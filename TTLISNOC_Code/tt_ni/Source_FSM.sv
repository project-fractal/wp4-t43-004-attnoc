==> flow/design.v <==
module Source_FSM#(parameter WIDTH = 32,msg_length=1024,contral_status_reg_memory_length=40,FLIT_DATA_WIDTH = 32,VCHANNELS = 1,start_rd_address = contral_status_reg_memory_length,end_rd_address = contral_status_reg_memory_length+msg_length,FLIT_TYPE_WIDTH = 2,FLIT_WIDTH = (FLIT_DATA_WIDTH + FLIT_TYPE_WIDTH))
 ( output reg [FLIT_WIDTH-1:0] flit,
   output reg [VCHANNELS-1:0]  valid,
   input clk,
   input rst_source,
   input [VCHANNELS-1:0]       ready,
   input i_trigger,
   input i_trigger2,
   input[9:0] msglen,
   input wire [(FLIT_DATA_WIDTH - 1):0] i_source_data_in,
   input [27:0]routing_opcode,
   input [31:0]Number_of_flits,
   output reg [FLIT_DATA_WIDTH-1:0]active_source,
   output reg out_rd_en,
   output reg [31:0] count,
   input [FLIT_DATA_WIDTH-1:0]Tx_Traffic_id,
   input [7:0]Dest_port_id,
   input [63:0]GTB
   );
   reg [31:0] store_GTB;
   reg flag;
   integer clkcount,clkcount_t,clkcount_negedge;
   integer state=0;
   reg[9:0] msg_reg;
   reg[1:0] i_trigger2_reg;
   initial
    begin
    count=0;
    clkcount=0;
    clkcount_t=0;
    out_rd_en=0;
    end
 always@(posedge clk or posedge rst_source)
 begin
    if(rst_source)    
         i_trigger2_reg<=2'b0;          
        else if(i_trigger2)
        begin
           i_trigger2_reg[0]<=1;
           store_GTB <= GTB[38:6];
        end
     else
         i_trigger2_reg<={i_trigger2_reg[0],1'b0};
 end
  always@(posedge clk or posedge rst_source)
 begin
    if(rst_source)    
         msg_reg<=10'h1;          
        else if(i_trigger2_reg[1])
           msg_reg<=msglen;
     else
         msg_reg<=msg_reg;
 end
   always @(posedge clk) begin  
      clkcount<=clkcount+1;
      clkcount_t<=clkcount_t+1;
      if (rst_source) begin
         state <= 0;      
               end else begin
         case(state)
           0: begin
              if (i_trigger==1)   
                  begin
                     state <= 4;
                     active_source<=1;
                     clkcount<=0;
                  end
              else
                     active_source<=0;
              end
           1: begin        
              if (ready)
              begin
                        state <= 2;
              end
              end
           2: begin  
              if (count<msg_reg +1)  
                  begin
                     out_rd_en<=1;
                     state <= 2;
                  end
              else
                     state <= 3;
                     clkcount <= 0;
              end
           3: begin
              if (clkcount_negedge==1)
                   begin
                        state <= 0;
                        clkcount<=0;
                        out_rd_en<=0;
                   end  
              end
           4: begin
              if (clkcount==1)
              begin
                        state <= 1;
                        clkcount<=0;
              end
              end  
         endcase  
      end
   end
   always @(negedge clk) begin
     clkcount_negedge<=clkcount_negedge+1;
      case (state)
            0:begin
             valid <= 0;
             flit <= 'x;
             clkcount_negedge<=0;
             count<=0;
             end
            1:begin            
               valid <= 1;
               flit <= {2'b01,Tx_Traffic_id[3:0],routing_opcode[27:0]}; 
               clkcount_negedge<=0;
              end
            2:begin
               if(count==0)
                begin
                valid <= 1;
                flit <= {2'b00,Dest_port_id }; 
                count <= count + 1;
                clkcount_negedge<=0;
                end
               else if(count==1)
               begin
                valid <= 1;
                flit <= {2'b00,store_GTB }; 
                count <= count + 1;
                clkcount_negedge<=0;
               end
               else
                begin
                    valid <= 1;
                    flit <= {2'b00,i_source_data_in};
                    count <= count + 1;
                    clkcount_negedge<=0;
                end
             end
            3: begin
               valid <= 1;
               flit <= {2'b10,i_source_data_in}; 
               end
      endcase
   end  
endmodule  
* Step by step through the tools: Source_FSM
What the tools print for Source_FSM, step after step.
Lines are those of the file above, counted from 1.
Operators carry their Yosys type and port widths (W data, S select, Z words).
Cell names lack the library's common part.
Not given: -
- Design top :: Source_FSM
- Clock :: clk
- Cell library :: sky130hd
- Timing corner :: tt_025C_1v80

* Word-level counts
Yosys after proc, flatten, opt, wreduce and memory -nomap, before mapping. Memory bits, and registers merged into a memory's read port (data or address), are not among the register bits. Print and check cells are not counted. Equal cells are merged and count once.
- Input port bits :: 211
- Flip-flop bits (word level) :: 240
- Output and inout bits :: 100
- Reductions and logical operators :: 13
- Add/sub/neg operators :: 4
- Muxes and demuxes :: 21
- Order comparisons :: 1
- Equal/unequal tests :: 12
- Bitwise operators :: 1
** Operator list (count)
- $mux W32 :: 10
- $pmux W32 S5 :: 1
- $eq A32 B2 Y1 const B :: 4
- $pmux W32 S4 :: 1
- $pmux W34 S3 :: 1
- $eq A32 B1 Y1 const B :: 2
- $add A32 B2 Y32 const B :: 2
- $logic_not A32 Y1 :: 2
- $pmux W32 S2 :: 1
- $add A32 B1 Y32 const B :: 1
- $lt A32 B11 Y1 :: 1
- $eq A32 B3 Y1 const B :: 1
- $add A10 B1 Y11 const B :: 1
- $ne A2 B2 Y1 const B :: 5
- $reduce_bool A2 Y1 :: 3
- $reduce_or A3 Y1 :: 2
- $reduce_and A5 Y1 :: 1
- $reduce_bool A5 Y1 :: 1
- $mux W1 :: 5
- $reduce_and A2 Y1 :: 2
- $reduce_and A4 Y1 :: 1
- $reduce_bool A4 Y1 :: 1
- $pmux W1 S2 :: 2
- $not A1 Y1 :: 1

* Logic depth
Longest topological path by Yosys (ltp), each cell counted once; first at word level (registers and memories cut), then after technology mapping (sequential cells cut; the memories' decode and read muxes count).
- Depth after elaboration :: 4
- ABC_AREA :: 0
- Mapped depth :: 10

* After synthesis
Yosys stat after the flow's synthesis: flattened, memories mapped to cells. It holds for the ABC_AREA given above (unset counts as 0); a run with the other value may have another netlist.
The area totals of this step are shown rounded.
** Cell types
- edfxtp_1 :: count 101, area in all 3.03E+03 µm²
- dfxtp_1 :: count 67, area in all 1.34E+03 µm²
- xor2_1 :: count 51, area in all 446.678 µm²
- xnor2_1 :: count 37, area in all 324.061 µm²
- dfrtp_1 :: count 11, area in all 275.264 µm²
- nor2_1 :: count 70, area in all 262.752 µm²
- a221o_1 :: count 25, area in all 250.24 µm²
- nand3_1 :: count 50, area in all 250.24 µm²
- buf_4 :: count 31, area in all 232.723 µm²
- ha_1 :: count 18, area in all 225.216 µm²
- nor4_1 :: count 31, area in all 193.936 µm²
- a21oi_1 :: count 37, area in all 185.178 µm²
- and2_1 :: count 26, area in all 162.656 µm²
- nand4_1 :: count 26, area in all 162.656 µm²
- nand2_1 :: count 35, area in all 131.376 µm²
- mux2_2 :: count 11, area in all 123.869 µm²
- nor3_1 :: count 23, area in all 115.11 µm²
- o21ai_0 :: count 22, area in all 110.106 µm²
Other cell types: 37; their cells: 145.
- Flip-flop cells :: 180
- Chip area (Yosys) :: 8780 µm²
- Mapped cells :: 817
- Buffer cells :: 60

Below are 2 stored runs of the flow (Yosys, OpenROAD; platform sky130hd) on Source_FSM, each with its settings and what was measured, unordered. Constraints: input delay and output delay 20% of the set period each, output load 0.01 pF.
The results are shown rounded.

* Run A
** Files
==> flow/run.sh <==
#!/bin/bash
# the make line also repeats the synthesis and layout settings of config.mk as NAME=value (left out here)
make -C /OpenROAD-flow-scripts/flow DESIGN_CONFIG=/design/flow/config.mk WORK_HOME=/design/flow/orfs CLKGATE_MAP_FILE= finish
==> flow/config.mk <==
export PLATFORM = sky130hd
export DESIGN_NAME = Source_FSM
export DESIGN_NICKNAME = Source_FSM
export VERILOG_FILES = /design/flow/design.v
export SDC_FILE = /design/flow/constraint.sdc
export NUM_CORES = 4
export LEC_CHECK = 0
export CAP_MARGIN = 20
export CORE_MARGIN = 7
export CORE_UTILIZATION = 57
export CTS_CLUSTER_DIAMETER = 265
export CTS_CLUSTER_SIZE = 20
export GPL_TIMING_DRIVEN = 0
export MAX_ROUTING_LAYER = met4
export MIN_ROUTING_LAYER = met1
export PLACE_DENSITY_LB_ADDON = 0.18
export SLEW_MARGIN = 5
==> flow/constraint.sdc <==
create_clock -name core_clock -period 6.14 [get_ports {clk}]
set_input_delay 1.2280 -clock core_clock [delete_from_list [all_inputs] [get_ports {clk}]]
set_output_delay 1.2280 -clock core_clock [all_outputs]
set_load 0.01 [all_outputs]
** Results
- Worst slack on setup checks :: 0.211 ns
- Final setup TNS :: 0.000 ns
- Worst hold slack after layout :: 0.471 ns
- Standard-cell area of the final layout :: 12100 µm²
- Die outline area :: 19100 µm²
- Post-route utilization :: 0.799
- Yosys chip area after synthesis :: 8780 µm²

* Run B
** Files
==> flow/run.sh <==
#!/bin/bash
# the make line also repeats the synthesis and layout settings of config.mk as NAME=value (left out here)
make -C /OpenROAD-flow-scripts/flow DESIGN_CONFIG=/design/flow/config.mk WORK_HOME=/design/flow/orfs CLKGATE_MAP_FILE= finish
==> flow/config.mk <==
export PLATFORM = sky130hd
export DESIGN_NAME = Source_FSM
export DESIGN_NICKNAME = Source_FSM
export VERILOG_FILES = /design/flow/design.v
export SDC_FILE = /design/flow/constraint.sdc
export NUM_CORES = 4
export LEC_CHECK = 0
export CAP_MARGIN = 20
export CORE_MARGIN = 2
export CORE_UTILIZATION = 40
export SETUP_SLACK_MARGIN = 0.17
export SLEW_MARGIN = 20
==> flow/constraint.sdc <==
create_clock -name core_clock -period 8.17 [get_ports {clk}]
set_input_delay 1.6340 -clock core_clock [delete_from_list [all_inputs] [get_ports {clk}]]
set_output_delay 1.6340 -clock core_clock [all_outputs]
set_load 0.01 [all_outputs]
** Results
- Worst slack on setup checks :: 0.851 ns
- Final setup TNS :: 0.000 ns
- Worst hold slack after layout :: 0.480 ns
- Standard-cell area of the final layout :: 11800 µm²
- Die outline area :: 23200 µm²
- Post-route utilization :: 0.546
- Yosys chip area after synthesis :: 8780 µm²
